==> flow/design.v <==
module Reciprocal_Cordic #( 
	parameter 	WORD_LENGTH			=	18, 
	parameter	FRAC_LENGTH			=	11,
	parameter 	NUM_OF_ITERATIONS	=	11,
	parameter	SCALE				=	5
)(
input   wire                           CLK,
input   wire                           RST,
input   wire                           Enable,
input   wire signed [WORD_LENGTH-1:0]  Input,
output  reg  signed [WORD_LENGTH-1:0]  reciprocal,
output  reg                            Valid
);
localparam INT_LENGTH = WORD_LENGTH - FRAC_LENGTH ;
reg    signed      [WORD_LENGTH-1:0]  Y;
wire    signed      [WORD_LENGTH-1:0]   one_fixed_point;
wire    signed      [WORD_LENGTH-1:0]   half_fixed_point;
reg 	signed	[$clog2(NUM_OF_ITERATIONS):0] iterations;
reg		flag_reg;
wire	scale_flag;
reg    	signed      [WORD_LENGTH-1:0]   Input_reg;
wire    signed       [WORD_LENGTH-1:0]  Input_shifted;
always @(posedge CLK or negedge RST) begin
	if (!RST) begin
		reciprocal 	<=	'b0;
		iterations 	<=	'b0;
		Y 			<=	one_fixed_point;
		flag_reg	<=	'b0;
		Valid 		<=	'b0;
		Input_reg 	<=	'b0;
	end
	else if (Enable) begin
		Valid 		<=	'b0;
		iterations 	<=	'b0;
		reciprocal 	<=	'b0;
		if(Input < half_fixed_point) begin
			Input_reg	<=	(Input<<SCALE);
		end
		else begin
			Input_reg	<=	Input;
		end
		flag_reg	<=	'b1;
	end
	else if (flag_reg) begin
		if(Y =='b0) begin
			Y 			<= 	Y;
			reciprocal	<=	reciprocal;
		end
		else if(Y[WORD_LENGTH-1] == 'b1) begin   
			Y 			<= 	Y + Input_shifted;
			reciprocal	<=	reciprocal - (one_fixed_point>>iterations);
		end
		else begin 	 
			Y 			<= 	Y - Input_shifted;
			reciprocal	<=	reciprocal + (one_fixed_point>>iterations);			
		end
		if(iterations == NUM_OF_ITERATIONS) begin
			iterations 	<=	'b0;
			Valid 		<=	'b1;
			flag_reg	<=	'b0;
			Y 			<= 	one_fixed_point;
			if(scale_flag) begin
				reciprocal 	<=	(reciprocal<<SCALE);
			end
			else begin
				reciprocal 	<=	reciprocal;
			end
		end
		else begin
			iterations 	<=	iterations 	+ 'b1;
			Valid 		<=	'b0;
		end
	end
	else begin
		Y 			<= 	one_fixed_point;
		reciprocal 	<=	'b0;
		flag_reg	<=	'b0;
		iterations 	<=	'b0;
		Valid 		<=	'b0;
		Input_reg 	<=	'b0;
	end
end
assign one_fixed_point = { {(INT_LENGTH-1){1'b0}} , 1'b1 , {FRAC_LENGTH{1'b0}} };  
assign half_fixed_point = { {(INT_LENGTH){1'b0}} , 1'b1 , {(FRAC_LENGTH-1){1'b0}} };  
assign Input_shifted =  Input_reg>>iterations;
assign scale_flag = (Input < half_fixed_point) ? 'b1 : 'b0;
endmodule
Step by step through the tools: Reciprocal_Cordic
Tool output for the design above, in the order of the flow.
Line numbers count from 1 in the design file above.
Operators: Yosys type, input widths -> output width; for muxes data width and select width s.
Cell names lack the library's common part.
{"block": "inputs", "design": "Reciprocal_Cordic", "clock_port": "CLK", "lib": "sky130hd", "corner": "tt_025C_1v80"}

After elaboration
Yosys after proc, flatten, opt, wreduce and memory -nomap, before mapping. Memory bits, and registers merged into a memory's read port (data or address), are not among the register bits. Print and check cells are not counted. Equal cells are merged and count once.
{"block": "classes", "add_sub_neg": 5, "n_mux": 23, "n_eq": 5, "shifts": 2, "logic": 1, "compare": 1, "n_reduce_logical": 3}
{"block": "ops", "cell": "$mux 18", "n": 13}
{"block": "ops", "cell": "$add 18x18->18", "n": 2}
{"block": "ops", "cell": "$sub 18x18->18", "n": 2}
{"block": "ops", "cell": "$shr 13x5->18 const A", "n": 1}
{"block": "ops", "cell": "$lt 18x12->1 const B", "n": 1}
{"block": "ops", "cell": "$shr 18x5->18", "n": 1}
{"block": "ops", "cell": "$logic_not 18->1", "n": 1}
{"block": "ops", "cell": "$mux 5", "n": 3}
{"block": "ops", "cell": "$ne 4x3->1 const B", "n": 2}
{"block": "ops", "cell": "$mux 1", "n": 7}
{"block": "ops", "cell": "$add 5x1->5 const B", "n": 1}
{"block": "ops", "cell": "$eq 5x5->1 const B", "n": 1}
{"block": "ops", "cell": "$reduce_and 2->1", "n": 2}
{"block": "ops", "cell": "$ne 3x2->1 const B", "n": 1}
{"block": "ops", "cell": "$ne 2x2->1 const B", "n": 1}
{"block": "ops", "cell": "$not 1->1", "n": 1}
{"block": "word_totals", "in_bits": 21, "elab_cells": 46, "regBits": 61, "output_inout_bits": 19}

Depth
Longest topological path by Yosys (ltp), each cell counted once; first at word level (registers and memories cut), then after technology mapping (sequential cells cut; the memories' decode and read muxes count).
{"block": "depth", "word_depth": 7, "abc_area": 0, "mapped_depth": 22, "ltp_nobuf": 19}

Mapped cells and area
Yosys stat after the flow's synthesis: flattened, memories mapped to cells. It holds for the ABC_AREA given above (unset counts as 0); a run with the other value may have another netlist.
{"block": "mapped", "n_buf": 35, "mapped_cells": 701, "seq_area_um2": 1527.7, "synth_area_um2": 5983.2, "ff_cells": 61}
{"block": "types", "type": "dfrtp_1", "n": 60, "area_total_um2": 1501.44}
{"block": "types", "type": "ha_1", "n": 42, "area_total_um2": 525.504}
{"block": "types", "type": "o21ai_0", "n": 53, "area_total_um2": 265.254}
{"block": "types", "type": "nand2_1", "n": 67, "area_total_um2": 251.491}
{"block": "types", "type": "a21oi_1", "n": 50, "area_total_um2": 250.24}
{"block": "types", "type": "mux4_2", "n": 11, "area_total_um2": 247.738}
{"block": "types", "type": "nor2_1", "n": 54, "area_total_um2": 202.694}
{"block": "types", "type": "mux4_1", "n": 7, "area_total_um2": 183.926}
{"block": "types", "type": "xor2_1", "n": 21, "area_total_um2": 183.926}
{"block": "types", "type": "mux2_2", "n": 14, "area_total_um2": 157.651}
{"block": "types", "type": "xnor2_1", "n": 16, "area_total_um2": 140.134}
{"block": "types", "type": "a211oi_1", "n": 17, "area_total_um2": 127.622}
{"block": "types", "type": "a32o_1", "n": 11, "area_total_um2": 110.106}
{"block": "types", "type": "mux2i_1", "n": 11, "area_total_um2": 110.106}
{"block": "types", "type": "a22o_1", "n": 12, "area_total_um2": 105.101}
{"block": "types", "type": "clkbuf_1", "n": 25, "area_total_um2": 93.84}
{"block": "types", "type": "nand3_1", "n": 18, "area_total_um2": 90.086}
{"block": "types", "type": "a31oi_1", "n": 14, "area_total_um2": 87.584}
Other cell types: 47; their cells: 198.

Path before layout
OpenSTA on the mapped netlist: ideal clock, no wires. The path of least setup slack (recovery checks aside). Input and output delay are each 20% of the period. Register names are those of the netlist, which keeps one name where synthesis merged equal registers.
{"block": "synth_path", "path_kind": "register to register", "startpoint": "register iterations[1]", "endpoint": "register Y[16]", "t_first_pin_ns": 0.000, "clock_period_ns": 4.99, "delay_ns": 4.551, "n_path_buf": 3, "arrival_ns": 4.429, "setup_time_ns": 0.122, "path_slack_ns": 0.440, "stages": 21, "required_ns": 4.868, "synth_period_reached_ns": 4.55}
"delay_ns" is the arrival time less input delay plus setup time.
"stages": output pins that drive a net of the path, with the launching flip-flop's if there is one; two outputs of one cell count as two.
"synth_period_reached_ns" is the clock period less the worst setup slack; recovery checks do not enter. This is arithmetic on one report: input and output delays are still those of the set period (20% each).
The rows between start and end are the longest chain of elaborated cells between them; the timing report does not say that the signal goes this way. Where chains are equally long, one stands for them.
A line is the first line of the expression or statement that the cell stems from. Yosys adds cells for indexed reads and writes and turns some case tables into memories.
At most two assigning lines are given for a register; there are more.
{"block": "synth_between", "cell_sequence": "dfrtp_1 > buf_4 > buf_4 > buf_2 > or3_1 > a211o_1 > and2_1 > ha_1 > nor2_1 > a21oi_1 > inv_1 > fa_1 > nor2b_1 > o21ai_0 > a21boi_0 > o2111ai_1 > a21boi_0 > o31ai_1 > a2111oi_0 > o21ai_0 > a32o_1", "elab_chain_cells": 6, "cone_cells": 10, "lines_between": 7, "classes_between": "add/sub (2); eq/ne (2); shift (1); mux (4); reduce/logical (1)"}
{"block": "synth_lines", "item": "from (decl)", "line": 18, "text": "reg signed [$clog2(NUM_OF_ITERATIONS):0] iterations;"}
{"block": "synth_lines", "item": "from (assign)", "line": 26, "text": "iterations <= 'b0;"}
{"block": "synth_lines", "item": "from (assign)", "line": 70, "text": "iterations <= iterations + 'b1;"}
{"block": "synth_lines", "item": "$shr 18x5->18", "line": 85, "text": "assign Input_shifted =  Input_reg>>iterations;"}
{"block": "synth_lines", "item": "$sub 18x18->18", "line": 54, "text": "Y <= Y - Input_shifted;"}
{"block": "synth_lines", "item": "$mux 18", "line": 49, "text": "else if(Y[WORD_LENGTH-1] == 'b1) begin"}
{"block": "synth_lines", "item": "$mux 18", "line": 45, "text": "if(Y =='b0) begin"}
{"block": "synth_lines", "item": "$mux 18", "line": 57, "text": "if(iterations == NUM_OF_ITERATIONS) begin"}
{"block": "synth_lines", "item": "$mux 18", "line": 44, "text": "else if (flag_reg) begin"}
{"block": "synth_lines", "item": "to (assign)", "line": 50, "text": "Y <= Y + Input_shifted;"}
{"block": "synth_lines", "item": "to (assign)", "line": 54}
{"block": "synth_lines", "item": "to (decl)", "line": 15, "text": "reg    signed      [WORD_LENGTH-1:0]  Y;"}

Path in the finished layout
Path of least setup slack in the final report of job 2 (OpenROAD, finished layout, wires in). Where an end is a register, its clock arrival counts in the times.
{"block": "layout_path", "path_kind": "register to register", "startpoint": "register iterations[0]", "endpoint": "register Y[16]", "clock_period_ns": 4.76, "n_path_buf": 1, "setup_time_ns": 0.11, "arrival_ns": 4.81, "t_first_pin_ns": 0.36, "path_slack_ns": 0.21, "stages": 16, "required_ns": 5.02}
The rows between start and end are the longest chain of elaborated cells between them; the timing report does not say that the signal goes this way. Where chains are equally long, one stands for them.
At most two assigning lines are given for a register; there are more.
{"block": "layout_between", "cell_sequence": "dfrtp_2 > mux4_2 > and3_4 > a221o_1 > or3_4 > buf_4 > o31ai_4 > xnor2_1 > ha_1 > a2111o_1 > o2111ai_2 > a21boi_2 > o31ai_4 > a2111oi_4 > or3_1 > a32o_1", "elab_chain_cells": 6, "cone_cells": 10, "lines_between": 7, "classes_between": "add/sub (2); eq/ne (2); shift (1); mux (4); reduce/logical (1)"}
{"block": "layout_lines", "item": "from (decl)", "line": 18, "text": "reg signed [$clog2(NUM_OF_ITERATIONS):0] iterations;"}
{"block": "layout_lines", "item": "from (assign)", "line": 26, "text": "iterations <= 'b0;"}
{"block": "layout_lines", "item": "from (assign)", "line": 70, "text": "iterations <= iterations + 'b1;"}
{"block": "layout_lines", "item": "$shr 18x5->18", "line": 85, "text": "assign Input_shifted =  Input_reg>>iterations;"}
{"block": "layout_lines", "item": "$sub 18x18->18", "line": 54, "text": "Y <= Y - Input_shifted;"}
{"block": "layout_lines", "item": "$mux 18", "line": 49, "text": "else if(Y[WORD_LENGTH-1] == 'b1) begin"}
{"block": "layout_lines", "item": "$mux 18", "line": 45, "text": "if(Y =='b0) begin"}
{"block": "layout_lines", "item": "$mux 18", "line": 57, "text": "if(iterations == NUM_OF_ITERATIONS) begin"}
{"block": "layout_lines", "item": "$mux 18", "line": 44, "text": "else if (flag_reg) begin"}
{"block": "layout_lines", "item": "to (assign)", "line": 50, "text": "Y <= Y + Input_shifted;"}
{"block": "layout_lines", "item": "to (assign)", "line": 54}
{"block": "layout_lines", "item": "to (decl)", "line": 15, "text": "reg    signed      [WORD_LENGTH-1:0]  Y;"}

Settings and measured results of 2 stored flow runs for module Reciprocal_Cordic (sky130hd), not sorted in any way. The constraints put input and output delay at 20% of the set period each and load the outputs with 0.01 pF.
"worstPathTime_ns" means the part of the period allowed to the worst setup path (the constraints hold back 20% at inputs and 20% at outputs) less its slack; where the path has registers, the arrival times of their clocks count too.
By "power_uw" is meant OpenSTA's value without simulated activity: inputs other than the clock are taken to toggle once in ten clock periods, and the tool carries that through the logic.

{"run": "job 1", "settings": { "period_ns": 6.07, "CORE_UTILIZATION": 63, "SETUP_SLACK_MARGIN": 1.21, "PLACE_DENSITY_LB_ADDON": 0.23, "CELL_PAD_IN_SITES_GLOBAL_PLACEMENT": 2, "ABC_AREA": 0, "GPL_TIMING_DRIVEN": 1, "CAP_MARGIN": 25, "CORE_MARGIN": 2, "SLEW_MARGIN": 20 }, "outcome": "stopped before the end: placement reported FLW-0024"}
{"run": "job 2", "settings": { "period_ns": 4.76, "CORE_UTILIZATION": 57, "SETUP_SLACK_MARGIN": 0.96, "PLACE_DENSITY_LB_ADDON": 0.25, "CORE_MARGIN": 5, "CAP_MARGIN": 40, "SLEW_MARGIN": 5, "MIN_ROUTING_LAYER": "met2", "MAX_ROUTING_LAYER": "met5" }, "results": { "ws_setup_ns": 0.210, "power_uw": 4845, "worstPathTime_ns": 4.55, "path_kind": "register to register", "setupTns_ns": 0.000, "final_stdcell_area_um2": 7676.1, "design.die.area_um2": 12646.1, "worst_hold_slack_ns": 0.542, "post_synth_area_um2": 5983.2 }}
